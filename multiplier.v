==> flow/design.v <==
`timescale 1ns/1ns
module multiplier ( input[31:0] multiplicand, input[31:0] multiplier, input clk, output[63:0] dataout, input reset ) ;
	reg [63:0]    tempproduct;  
	reg start ;             
    reg [31:0]    multiplier_copy;  
	reg [63:0]    multiplicand_copy;  
	reg [5:0]     nowbit;  
	always @( posedge clk )
	begin
		if ( reset )
        begin
                tempproduct = 64'b0 ;
				nowbit = 0;
				start = 1;
        end
		else 
		begin
			if ( start ) 
				begin
					nowbit	= 6'd32;
					tempproduct	= 0;
					multiplicand_copy = { 32'd0, multiplicand };
					multiplier_copy   = multiplier;
					start = 0 ;
				end 
			else if ( nowbit ) 
				begin
					if ( multiplier_copy[0] == 1'b1 )
					begin
						tempproduct = tempproduct + multiplicand_copy;
					end
						multiplier_copy = multiplier_copy >> 1;
						multiplicand_copy = multiplicand_copy << 1;
						nowbit = nowbit - 1;
				end
		end
	end
	assign dataout = tempproduct ;
endmodule
---- Tool chain data of multiplier ----
The steps from the RTL of multiplier to its reports follow in flow order.
Lines are those of the file above, counted from 1.
Operators carry their Yosys type and port widths (W data, S select, Z words).
Library cell names are shortened.
Not given: n/a
inputs
  design top .............................. multiplier
  clock port .............................. clk
  library ................................. sky130hd
  timing corner ........................... tt_025C_1v80

---- Word level ----
Yosys after proc, flatten, opt, wreduce and memory -nomap, before mapping. Memory bits, and registers merged into a memory's read port (data or address), are not among the register bits. Print and check cells are not counted. Equal cells are merged and count once.
operators by class
  $add $sub $neg .......................... 2
  mux-type cells .......................... 6
  bitwise logic cells ..................... 1
  reductions and logical operators ........ 5
operator list
  operator               count
  $mux W32               3
  $add A64 B64 Y64       1
  $mux W64               1
  $mux W6                2
  $sub A6 B1 Y6 const B  1
  $reduce_bool A6 Y1     1
  $reduce_and A2 Y1      2
  $reduce_bool A2 Y1     1
  $reduce_or A2 Y1       1
  $not A1 Y1             1
storage and ports
  flip-flop bits (word level) ............. 167
  bits of input ports ..................... 66
  cells after elaboration ................. 21

---- Logic depth ----
Depth = most cells in a row (Yosys ltp): at word level without a register or memory, in the mapped netlist without a sequential cell, where the memories' decode and read muxes count.
depth
  depth in word-level cells ............... 3
  ABC_AREA ................................ 0
  gate-level depth with buffers ........... 12

---- Netlist ----
The flow's flattened synthesis, as Yosys stat reports it; memories are mapped. The netlist is that of the ABC_AREA named above (0 if unset); the other value can give another one.
Totals and module areas in this step are rounded.
cell types
  cell type  count  total area (µm²)
  edfxtp_1   96     2.88E+03
  dfxtp_1    71     1.42E+03
  ha_1       64     800.768
  mux2_2     63     709.43
  a21oi_1    114    570.547
  nand2_1    139    521.75
  a21o_1     48     360.346
  xnor2_1    27     236.477
  nor2b_1    37     231.472
  xor2_1     25     218.96
  nor2_1     47     176.419
  clkbuf_1   44     165.158
  o21ai_0    31     155.149
  nand4_1    22     137.632
  nand3_1    26     130.125
  a211oi_1   15     112.608
  o211ai_1   12     90.086
  nor3_1     16     80.077
Not listed: further types 45, cells in them 167.
synthesis totals
  standard cells after synthesis .......... 1064
  cell area after synthesis ............... 10000 µm²
  sequential part of the area ............. 4300 µm²
  flip-flop cells ......................... 167

---- Path before layout ----
Source: OpenSTA report_checks on the synthesized netlist (no wires, ideal clock, input and output delay 20% of the period each), path of least setup slack; recovery checks are left aside. Register names are those of the netlist, which keeps one name where synthesis merged equal registers.
timing after synthesis
  kind .................................... input to register
  start point ............................. in reset
  end point ............................... reg multiplicand_copy[0]
  period .................................. 8350 ps
  setup time .............................. 551 ps
  time at the first pin ................... 1670 ps
  arrival time ............................ 5647 ps
  data required time ...................... 7799 ps
  slack ................................... 2152 ps
  path delay .............................. 4528 ps
  driving pins on the path ................ 1
  path buffers ............................ 0
  synthesis period reached ................ 6198 ps
"path delay" is the arrival time less input delay plus setup time.
"driving pins on the path": output pins that drive a net of the path, with the launching flip-flop's if there is one; two outputs of one cell count as two.
"synthesis period reached" = period - worst setup slack (recovery checks aside). The figure is calculated, with input and output delays left at 20% of the set period.
Between the ends stands the longest chain of elaborated cells between them, by number of cells; it is not shown to be the way that was timed. Of several equally long chains one is given.
Each line given opens the expression or statement behind the cell; cells for indexed reads and writes are added by Yosys, which also makes memories of some case tables.
on the way, after synthesis
  cells stage by stage .................... nor2_1
  length of the longest elaborated chain .. 2
  elaborated cells on any way between the ends .. 2
  RTL lines with such cells ............... 0
  classes of those cells .................. 1 x logic; 1 x reduce/logical
RTL lines, path after synthesis
  item                line  text
  start: declaration  2     module multiplier ( input[31:0] multiplicand, input[31:0] multiplier, input clk, output[63:0] dataout, input r ...
  $not A1 Y1          n/a
  $reduce_and A2 Y1   n/a
  end: assignment     22    multiplicand_copy = { 32'd0, multiplicand };
  end: assignment     33    multiplicand_copy = multiplicand_copy << 1;
  end: declaration    6     reg [63:0] multiplicand_copy;

---- Worst path after layout ----
From the final timing report of run 2: the path of least setup slack in the routed layout; clock arrival at registers is part of the times.
The report prints the path's times to 10 ps; the period is as set.
timing post-layout
  kind .................................... register to register
  start point ............................. reg multiplicand_copy[0]
  end point ............................... reg (name not given)
  period .................................. 4860 ps
  setup time .............................. 70 ps
  time at the first pin ................... 430 ps
  arrival time ............................ 3820 ps
  data required time ...................... 5230 ps
  slack ................................... 1410 ps
  driving pins on the path ................ 13
  path buffers ............................ 0
Between the ends stands the longest chain of elaborated cells between them, by number of cells; it is not shown to be the way that was timed. Of several equally long chains one is given.
on the way, post-layout
  cells stage by stage .................... edfxtp_1 ha_1 fa_1 a21o_1 and3_1 o211ai_1 and4b_1 o21ai_1 o21ai_2 o31ai_2 a221o_1 a211o_1 o211ai_1
  length of the longest elaborated chain .. 1
  elaborated cells on any way between the ends .. 1
  RTL lines with such cells ............... 1
  classes of those cells .................. 1 x add/sub
RTL lines, path post-layout
  item                line  text
  start: declaration  6     reg [63:0] multiplicand_copy;
  start: assignment   22    multiplicand_copy = { 32'd0, multiplicand };
  start: assignment   33    multiplicand_copy = multiplicand_copy << 1;
  $add A64 B64 Y64    30
  end: assignment     21
  end: assignment     30
  end: declaration    3

Ticket comment

Settings and measured results of 2 stored flow runs for module multiplier (sky130hd), not sorted in any way. The constraints put input and output delay at 20% of the set period each and load the outputs with 0.01 pF.
"achieved period": clock period set for the run, less the worst setup slack. It is reckoned from that one timing run; input and output delays stay at 20% of the period that was set.
"critical setup path time" is the time allowed to the run's worst setup path (the clock period less input and output delay, where it has them) less its slack. Clock arrival times count: a late capture clock shortens it, a late launch clock lengthens it.
By "total power after layout" is meant OpenSTA's value without simulated activity: inputs other than the clock are taken to toggle once in ten clock periods, and the tool carries that through the logic.
"critical setup path time" is known to 10 ps.
The results are shown rounded.

======== run 1 ========
==> flow/run.sh <==
#!/bin/bash
# the make line also repeats the synthesis and layout settings of config.mk as NAME=value (left out here)
make -C /OpenROAD-flow-scripts/flow DESIGN_CONFIG=/design/flow/config.mk WORK_HOME=/design/flow/orfs CLKGATE_MAP_FILE= finish
==> flow/config.mk <==
export PLATFORM = sky130hd
export DESIGN_NAME = multiplier
export DESIGN_NICKNAME = multiplier
export VERILOG_FILES = /design/flow/design.v
export SDC_FILE = /design/flow/constraint.sdc
export NUM_CORES = 4
export LEC_CHECK = 0
export CAP_MARGIN = 20
export CELL_PAD_IN_SITES_DETAIL_PLACEMENT = 2
export CORE_MARGIN = 8
export CORE_UTILIZATION = 57
export CTS_CLUSTER_SIZE = 92
export GPL_ROUTABILITY_DRIVEN = 0
export PLACE_DENSITY_LB_ADDON = 0.14
export SETUP_SLACK_MARGIN = -0.07
export SLEW_MARGIN = 20
export TNS_END_PERCENT = 40
==> flow/constraint.sdc <==
create_clock -name core_clock -period 3.78 [get_ports {clk}]
set_input_delay 0.7560 -clock core_clock [delete_from_list [all_inputs] [get_ports {clk}]]
set_output_delay 0.7560 -clock core_clock [all_outputs]
set_load 0.01 [all_outputs]

-------- run 1 --------
  no final report: placement broke off with DPL-0033

======== run 2 ========
==> flow/run.sh <==
#!/bin/bash
# the make line also repeats the synthesis and layout settings of config.mk as NAME=value (left out here)
make -C /OpenROAD-flow-scripts/flow DESIGN_CONFIG=/design/flow/config.mk WORK_HOME=/design/flow/orfs CLKGATE_MAP_FILE= finish
==> flow/config.mk <==
export PLATFORM = sky130hd
export DESIGN_NAME = multiplier
export DESIGN_NICKNAME = multiplier
export VERILOG_FILES = /design/flow/design.v
export SDC_FILE = /design/flow/constraint.sdc
export NUM_CORES = 4
export LEC_CHECK = 0
export CAP_MARGIN = 25
export CORE_MARGIN = 2
export CORE_UTILIZATION = 30
export GPL_TIMING_DRIVEN = 1
export PLACE_DENSITY_LB_ADDON = 0.11
export SETUP_SLACK_MARGIN = 0.14
export SLEW_MARGIN = 30
==> flow/constraint.sdc <==
create_clock -name core_clock -period 4.86 [get_ports {clk}]
set_input_delay 0.9720 -clock core_clock [delete_from_list [all_inputs] [get_ports {clk}]]
set_output_delay 0.9720 -clock core_clock [all_outputs]
set_load 0.01 [all_outputs]

-------- measured, run 2 --------
  netlist area reported by Yosys .......... 10000 µm²
  overall die area ........................ 35000 µm²
  standard-cell area after layout ......... 12000 µm²
  utilization ............................. 37 %
  worst setup slack after layout .......... 1400 ps
  worst hold slack in the final report .... 470 ps
  total power after layout ................ 4600 µW
  achieved period ......................... 3452 ps
  critical setup path time ................ 3450 ps
  worst path kind ......................... register to register
